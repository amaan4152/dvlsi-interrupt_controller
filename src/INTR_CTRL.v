==> flow/design.v <==
module INTR_CTRL (
        input   wire            clk,        
        input   wire            rst_in,    
        input   wire    [7:0]   intr_rq,
        inout   wire    [7:0]   intr_bus,
        input   wire            intr_in,
        output  wire            intr_out,
        output  wire            bus_oe
    );
    localparam  [3:0]   RESET                 = 4'b0000,   
                        GET_MODE              = 4'b0001,   
                        SET_MODE              = 4'b0010,   
                        INIT_NORMAL           = 4'b0011,   
                        NORMAL_ASSERT_INTR    = 4'b0100,   
                        NORMAL_ACK_INTR       = 4'b0101,   
                        DONE_NORMAL           = 4'b0110,   
                        INIT_PRIORITY         = 4'b0111,   
                        PRIORITY_ASSERT_INTR  = 4'b1000,   
                        PRIORITY_ACK_INTR     = 4'b1001,   
                        DONE_PRIORITY         = 4'b1010;   
    reg     [3:0]   state_reg, state_next;          
    reg     [1:0]   mode_reg, mode_next;      
    reg     [1:0]   priority_cycle_reg, priority_cycle_next;   
    reg     [2:0]   id_reg, id_next;                
    reg     [2:0]   intrPtr_reg, intrPtr_next;     
    reg     [2:0]   prior_tbl_next [0:7]; 
    reg     [2:0]   prior_tbl_reg [0:7];
    reg             oe_reg, oe_next;                 
    reg     [7:0]   intrBus_reg, intrBus_next; 
    reg             intrOut_reg, intrOut_next; 
    integer         i;
    always @ (posedge clk or posedge rst_in) begin
        if (rst_in) begin
            state_reg           <=  RESET;
            mode_reg            <=  2'b00;
            priority_cycle_reg  <=  2'b00;
            oe_reg              <=  1'b0;
            intrBus_reg         <=  8'bz;
            intrOut_reg         <=  1'b0;
            id_reg              <=  3'b000;
            intrPtr_reg         <=  3'b000;
            for (i = 0; i < 8; i = i + 1) begin
                prior_tbl_reg[i]  <=  3'b000;
            end
        end
        else begin
            state_reg           <=  state_next;
            mode_reg         <=  mode_next;
            priority_cycle_reg        <=  priority_cycle_next;
            intrBus_reg         <=  intrBus_next;
            intrOut_reg         <=  intrOut_next;
            oe_reg              <=  oe_next;
            id_reg       <=  id_next;
            intrPtr_reg         <=  intrPtr_next;
            for (i = 0; i < 8; i = i + 1) begin
                prior_tbl_reg[i]  <=  prior_tbl_next[i];
            end
        end
    end
    always @(*) begin
        state_next          =   state_reg;
        mode_next           =   mode_reg;
        priority_cycle_next =   priority_cycle_reg;
        oe_next             =   oe_reg;
        intrOut_next        =   intrOut_reg;
        intrBus_next        =   intrBus_reg;
        id_next      =   id_reg;
        intrPtr_next        =   intrPtr_reg;
        for (i = 0; i < 8; i = i + 1) begin
            prior_tbl_next[i] =   prior_tbl_reg[i];
        end
        case (state_reg)
            RESET: begin
                mode_next        =   2'b00;
                priority_cycle_next       =   2'b00;
                id_next      =   3'b000;
                intrPtr_next        =   3'b000;
                for (i = 0; i < 8; i = i + 1) begin
                    prior_tbl_next[i] =   3'b000;
                end
                oe_next             =   1'b0; 
                state_next  =   GET_MODE;           
            end
            GET_MODE: begin 
                oe_next =   1'b0;
                case (intr_bus[1:0])
                    2'b01: begin                                                 
                        mode_next    =   2'b01;                              
                        state_next      =   SET_MODE;                    
                    end
                    2'b10: begin                                                 
                        case (priority_cycle_reg)
                            2'b00: begin
                                prior_tbl_next[0] =   intr_bus[7:5];          
                                prior_tbl_next[1] =   intr_bus[4:2];          
                                state_next          =   GET_MODE;
                                priority_cycle_next       =   priority_cycle_reg + 1'b1;
                            end
                            2'b01: begin
                                prior_tbl_next[2] =   intr_bus[7:5];          
                                prior_tbl_next[3] =   intr_bus[4:2];          
                                state_next          =   GET_MODE;
                                priority_cycle_next       =   priority_cycle_reg + 1'b1;
                            end
                            2'b10: begin
                                prior_tbl_next[4] =   intr_bus[7:5];          
                                prior_tbl_next[5] =   intr_bus[4:2];          
                                state_next          =   GET_MODE;
                                priority_cycle_next       =   priority_cycle_reg + 1'b1;
                            end
                            2'b11: begin
                                prior_tbl_next[6] =   intr_bus[7:5];          
                                prior_tbl_next[7] =   intr_bus[4:2];          
                                state_next          =   SET_MODE;        
                                priority_cycle_next       =   priority_cycle_reg + 1'b1;
                                mode_next        =   2'b10;                
                            end
                            default: begin
                                state_next      =   GET_MODE;
                                priority_cycle_next   =   2'b00;
                                mode_next    =   2'b00;                      
                            end
                        endcase
                    end
                    default: begin                                               
                        state_next  =   GET_MODE;
                    end
                endcase
            end
            SET_MODE: begin
                id_next  =   3'b000;
                intrPtr_next    =   3'b000;
                case (mode_reg)
                    2'b01:   state_next  =   INIT_NORMAL;
                    2'b10:   state_next  =   INIT_PRIORITY;
                    default: state_next  =   RESET;
                endcase
                oe_next         =   1'b0;
            end
            INIT_NORMAL: begin
                if (intr_rq[id_reg]) begin
                    intrOut_next    =   1'b1;
                    state_next      =   NORMAL_ASSERT_INTR;
                end
                else begin                                  
                    intrOut_next    =   1'b0;            
                    id_next  =   id_reg + 1;
                end
                oe_next         =   1'b0;                   
            end
            NORMAL_ASSERT_INTR: begin 
                if (~intr_in) begin                                
                    intrOut_next    =   1'b0;                       
                    intrBus_next    =   {5'b01011, id_reg}; 
                    oe_next         =   1'b1;                      
                    state_next      =   NORMAL_ACK_INTR;    
                end                                               
                else
                    state_next      =   NORMAL_ASSERT_INTR;
            end
            NORMAL_ACK_INTR: begin
                if (~intr_in) begin                                 
                    oe_next         =   1'b0;                     
                    state_next      =   DONE_NORMAL;        
                end                                                
            end
            DONE_NORMAL: begin
                if ((~intr_in) && (intr_bus[7:3] == 5'b10100) && (intr_bus[2:0] == id_reg))
                    state_next  =   INIT_NORMAL;
                else if ((~intr_in) && (intr_bus[7:3] != 5'b10100) && (intr_bus[2:0] != id_reg))
                    state_next  =   RESET;
                else
                    state_next  =   DONE_NORMAL;
            end
            INIT_PRIORITY: begin
                if (intr_rq[prior_tbl_reg[0]]) begin              
                    intrPtr_next    =   prior_tbl_reg[0];      
                    intrOut_next    =   1'b1;
                    state_next      =   PRIORITY_ASSERT_INTR;
                end
                else if (intr_rq[prior_tbl_reg[1]]) begin
                    intrPtr_next    =   prior_tbl_reg[1];
                    intrOut_next    =   1'b1;
                    state_next      =   PRIORITY_ASSERT_INTR;
                end
                else if (intr_rq[prior_tbl_reg[2]]) begin
                    intrPtr_next    =   prior_tbl_reg[2];
                    intrOut_next    =   1'b1;
                    state_next      =   PRIORITY_ASSERT_INTR;
                end
                else if (intr_rq[prior_tbl_reg[3]]) begin
                    intrPtr_next    =   prior_tbl_reg[3];
                    intrOut_next    =   1'b1;
                    state_next      =   PRIORITY_ASSERT_INTR;
                end
                else if (intr_rq[prior_tbl_reg[4]]) begin
                    intrPtr_next    =   prior_tbl_reg[4];
                    intrOut_next    =   1'b1;
                    state_next      =   PRIORITY_ASSERT_INTR;
                end
                else if (intr_rq[prior_tbl_reg[5]]) begin
                    intrPtr_next    =   prior_tbl_reg[5];
                    intrOut_next    =   1'b1;
                    state_next      =   PRIORITY_ASSERT_INTR;
                end
                else if (intr_rq[prior_tbl_reg[6]]) begin
                    intrPtr_next    =   prior_tbl_reg[6];
                    intrOut_next    =   1'b1;
                    state_next      =   PRIORITY_ASSERT_INTR;
                end
                else if (intr_rq[prior_tbl_reg[7]]) begin
                    intrPtr_next    =   prior_tbl_reg[7];
                    intrOut_next    =   1'b1;
                    state_next      =   PRIORITY_ASSERT_INTR;
                end
                else begin
                    state_next  =   INIT_PRIORITY;                
                end
                oe_next         =   1'b0;
            end
            PRIORITY_ASSERT_INTR: begin 
                if (~intr_in) begin                          
                    intrOut_next    =   1'b0;                       
                    intrBus_next    =   {5'b10011, intrPtr_reg};    
                    oe_next         =   1'b1;                       
                    state_next      =   PRIORITY_ACK_INTR;   
                end                                             
            end
            PRIORITY_ACK_INTR: begin 
                if (~intr_in) begin                                
                    oe_next         =   1'b0;   
                    state_next      =   DONE_PRIORITY;    
                end
            end
            DONE_PRIORITY: begin 
                if ((~intr_in) && (intr_bus[7:3] == 5'b01100) && (intr_bus[2:0] == intrPtr_reg)) begin
                    state_next  =   INIT_PRIORITY;
                end
                else if ((~intr_in) && (intr_bus[7:3] != 5'b01100) && (intr_bus[2:0] != intrPtr_reg)) begin
                    state_next  =   RESET;
                end
                else begin
                    state_next  =   DONE_PRIORITY;
                end
            end
            default: begin
                state_next      =   RESET;
                oe_next         =   1'b0;
            end
        endcase
    end
    assign intr_out =   intrOut_reg;
    assign intr_bus =   (oe_reg) ? intrBus_reg : 8'bzzzzzzzz;
    assign bus_oe   =   oe_reg;
endmodule
# == Step by step through the tools: INTR_CTRL ==
# What the tools print for INTR_CTRL, step after step.
# Lines are those of the file above, counted from 1.
# Cell names lack the library's common part.
# The mark -- stands for no value.
# inputs
design,INTR_CTRL
clock_port,clk
cell_library,sky130hd
lib_corner,tt_025C_1v80

# == After elaboration ==
# Counts by Yosys on the flattened word-level netlist (proc, flatten, opt, wreduce). Print and check cells are left out.
# bits
register_bits,48
latchBits,0
ramBits,0
romBits,0
clocked_rd_ports_x_width,0
n_memories,0
in_bits,11
# op_classes
addsub,2
n_mul,0
div_mod_pow,0
cmp,0
n_eq,41
shift,9
n_mux,79
logic,2
n_reduce_logical,36
# op_table
operator,n
3-bit two-way mux,27
8-bit by 3-bit variable part select with 1-bit output,9
3-bit case mux with 2-bit select,11
4-bit two-way mux,14
4-bit case mux with 11-bit select,1
2-bit inequality test with constant B,13
3-bit AND reduction,8
8-bit two-way mux,3
4-bit by 3-bit == test with 1-bit output with constant B,4
8-bit case mux with 2-bit select,1
4-bit case mux with 2-bit select,2
3-bit OR reduction,4
4-bit == test with constant B,3
1-bit two-way mux,12
2-bit case mux with 2-bit select,3
9-bit inequality test with constant B,1
1-bit logical AND,8
2-bit == test with constant B,4
2-bit nonzero test,4
2-bit OR reduction,4
4-bit by 2-bit == test with 1-bit output with constant B,2
2-bit by 1-bit == test with 1-bit output with constant B,3
2-bit AND reduction,3
3-bit == test,2
3-bit inequality test,2
3-bit inequality test with constant B,2
1-bit case mux with 3-bit select,2
2-bit two-way mux,3
# Other operator kinds: 13; their cells: 14.

# == Depth ==
# Yosys ltp: most cells in a row. Word level: on the elaborated netlist, between registers, memories and ports. Mapped: between sequential cells and ports; inverters and the memories' decode and read muxes count.
# logic_depth
ltp_word,10
abc_area,0
mapped_depth,7
depth_no_buf,6

# == Synthesis result ==
# The flow's flattened synthesis, as Yosys stat reports it; memories are mapped. The netlist is that of the ABC_AREA named above (0 if unset); the other value can give another one.
# Totals and module areas in this step are rounded.
# types
cell_type,n,area_total_um2
dfrtp_1,44,1.1E+03
nand2_1,52,195.187
mux4_2,7,157.651
o21ai_0,27,135.13
mux2i_1,13,130.125
ha_1,7,87.584
inv_1,17,63.811
a22o_1,6,52.55
xnor2_1,6,52.55
nor2_1,13,48.797
mux2_2,4,45.043
mux2i_4,2,45.043
a21o_1,5,37.536
a22oi_1,5,37.536
nand2b_1,6,37.536
o22ai_1,6,37.536
clkbuf_1,9,33.782
a211oi_1,4,30.029
# Other cell types: 28; their cells: 51.
# synth_totals
cells,284
synth_area_um2,2706
flip_flops,45
buffers,14

# == Path before layout ==
# Source: OpenSTA report_checks on the synthesized netlist (no wires, ideal clock, input and output delay 20% of the period each), path of least setup slack; recovery checks are left aside. Register names are those of the netlist, which keeps one name where synthesis merged equal registers.
# synth_timing
kind,in2reg
startpoint,input intr_rq[4]
endpoint,register intrPtr_reg[0]
period_ns,2.35
input_delay_ns,0.470
setup_time_ns,0.122
arrival_time_ns,1.734
required_time_ns,2.228
slack_ns,0.495
path_delay_ns,1.386
path_stages,5
path_buffers,1
synth_period_reached_ns,1.855
# "path_delay_ns" is the arrival time less input delay plus setup time.
# "path_stages" counts driving pins, that of a launching flip-flop among them; a cell with two outputs on the path counts twice.
# "synth_period_reached_ns" is the clock period less the worst setup slack; recovery checks do not enter. This is arithmetic on one report: input and output delays are still those of the set period (20% each).
# Between the ends stands the longest chain of elaborated cells between them, by number of cells; it is not shown to be the way that was timed. Of several equally long chains one is given.
# A line is the first line of the expression or statement that the cell stems from. Yosys adds cells for indexed reads and writes and turns some case tables into memories.
# synth_between
cell_sequence,clkbuf_1 > mux4_2 > nor3_2 > nand4_2 > a32o_1
elab_chain_cells,10
cells_between,19
classes_between,eq/ne (1); shift (8); mux (9); reduce/logical (1)
# synth_lines
item,line_no,source
start: declaration,4,"input   wire    [7:0]   intr_rq,"
8-bit by 3-bit variable part select with 1-bit output,211,else if (intr_rq[prior_tbl_reg[7]]) begin
3-bit two-way mux,211,
3-bit two-way mux,206,else if (intr_rq[prior_tbl_reg[6]]) begin
3-bit two-way mux,201,else if (intr_rq[prior_tbl_reg[5]]) begin
3-bit two-way mux,196,else if (intr_rq[prior_tbl_reg[4]]) begin
3-bit two-way mux,191,else if (intr_rq[prior_tbl_reg[3]]) begin
3-bit two-way mux,186,else if (intr_rq[prior_tbl_reg[2]]) begin
3-bit two-way mux,181,else if (intr_rq[prior_tbl_reg[1]]) begin
3-bit two-way mux,176,if (intr_rq[prior_tbl_reg[0]]) begin
3-bit case mux with 2-bit select,72,case (state_reg)
end: assignment,41,intrPtr_reg         <=  3'b000;
end: assignment,54,intrPtr_reg         <=  intrPtr_next;
end: declaration,25,"reg     [2:0]   intrPtr_reg, intrPtr_next;"

# == Timing after layout ==
# From the final timing report of entry A: the path of least setup slack in the routed layout; clock arrival at registers is part of the times.
# layout_timing
kind,in2reg
startpoint,input intr_rq[1]
endpoint,register intrPtr_reg[0]
period_ns,2.09
input_delay_ns,0.42
setup_time_ns,0.06
arrival_time_ns,2.28
required_time_ns,2.33
slack_ns,0.06
path_stages,6
path_buffers,1
# Between the ends stands the longest chain of elaborated cells between them, by number of cells; it is not shown to be the way that was timed. Of several equally long chains one is given.
# layout_between
cell_sequence,clkdlybuf4s50_1 > mux4_2 > nor3_2 > nand4_2 > o31ai_2 > a32o_1
elab_chain_cells,10
cells_between,19
classes_between,eq/ne (1); shift (8); mux (9); reduce/logical (1)
# layout_lines
item,line_no,source
start: declaration,4,"input   wire    [7:0]   intr_rq,"
8-bit by 3-bit variable part select with 1-bit output,211,else if (intr_rq[prior_tbl_reg[7]]) begin
3-bit two-way mux,211,
3-bit two-way mux,206,else if (intr_rq[prior_tbl_reg[6]]) begin
3-bit two-way mux,201,else if (intr_rq[prior_tbl_reg[5]]) begin
3-bit two-way mux,196,else if (intr_rq[prior_tbl_reg[4]]) begin
3-bit two-way mux,191,else if (intr_rq[prior_tbl_reg[3]]) begin
3-bit two-way mux,186,else if (intr_rq[prior_tbl_reg[2]]) begin
3-bit two-way mux,181,else if (intr_rq[prior_tbl_reg[1]]) begin
3-bit two-way mux,176,if (intr_rq[prior_tbl_reg[0]]) begin
3-bit case mux with 2-bit select,72,case (state_reg)
end: assignment,41,intrPtr_reg         <=  3'b000;
end: assignment,54,intrPtr_reg         <=  intrPtr_next;
end: declaration,25,"reg     [2:0]   intrPtr_reg, intrPtr_next;"

# Settings and measured results of 2 stored flow runs for module INTR_CTRL (sky130hd), not sorted in any way. The constraints put input and output delay at 20% of the set period each and load the outputs with 0.01 pF.
# "achievedPeriod_ns" means the clock period less the worst setup slack. The figure is calculated, with input and output delays left at 20% of the set period.
# "timing.worst_path_ns" = time allowed to the worst setup path (clock period - input delay - output delay, where it has them) - its slack; a late launch clock adds to it, a late capture clock takes from it.
# "power_total_mw": no workload was simulated; the value follows from the tool's default switching activity.
# Values from the reports are rounded here.
# Among the settings, - means not set for that run.
item,entry A,entry B
period_ns,2.09,1.29
CORE_UTILIZATION,66,49
CAP_MARGIN,20,30
CORE_MARGIN,2,2
SLEW_MARGIN,20,5
PLACE_DENSITY,-,0.68
HOLD_SLACK_MARGIN,-,-0.09
CELL_PAD_IN_SITES_GLOBAL_PLACEMENT,-,0
CELL_PAD_IN_SITES_DETAIL_PLACEMENT,-,0
TNS_END_PERCENT,-,95
ABC_AREA,-,1
GPL_TIMING_DRIVEN,-,0
MAX_ROUTING_LAYER,-,met4
final_stdcell_area_um2,3172,3368
final_die_area_um2,4629,5527
tns_setup_ns,0.000,-2.655
worst_hold_slack_ns,0.217,0.098
timing.setup.ws_ns,0.057,-0.362
post_synth_area_um2,2706,2425
timing.worst_path_ns,1.61,1.39
path_kind,in2reg,in2reg
achievedPeriod_ns,2.033,1.652
power_total_mw,2.819,7.064
util_pct,79.9,70.8
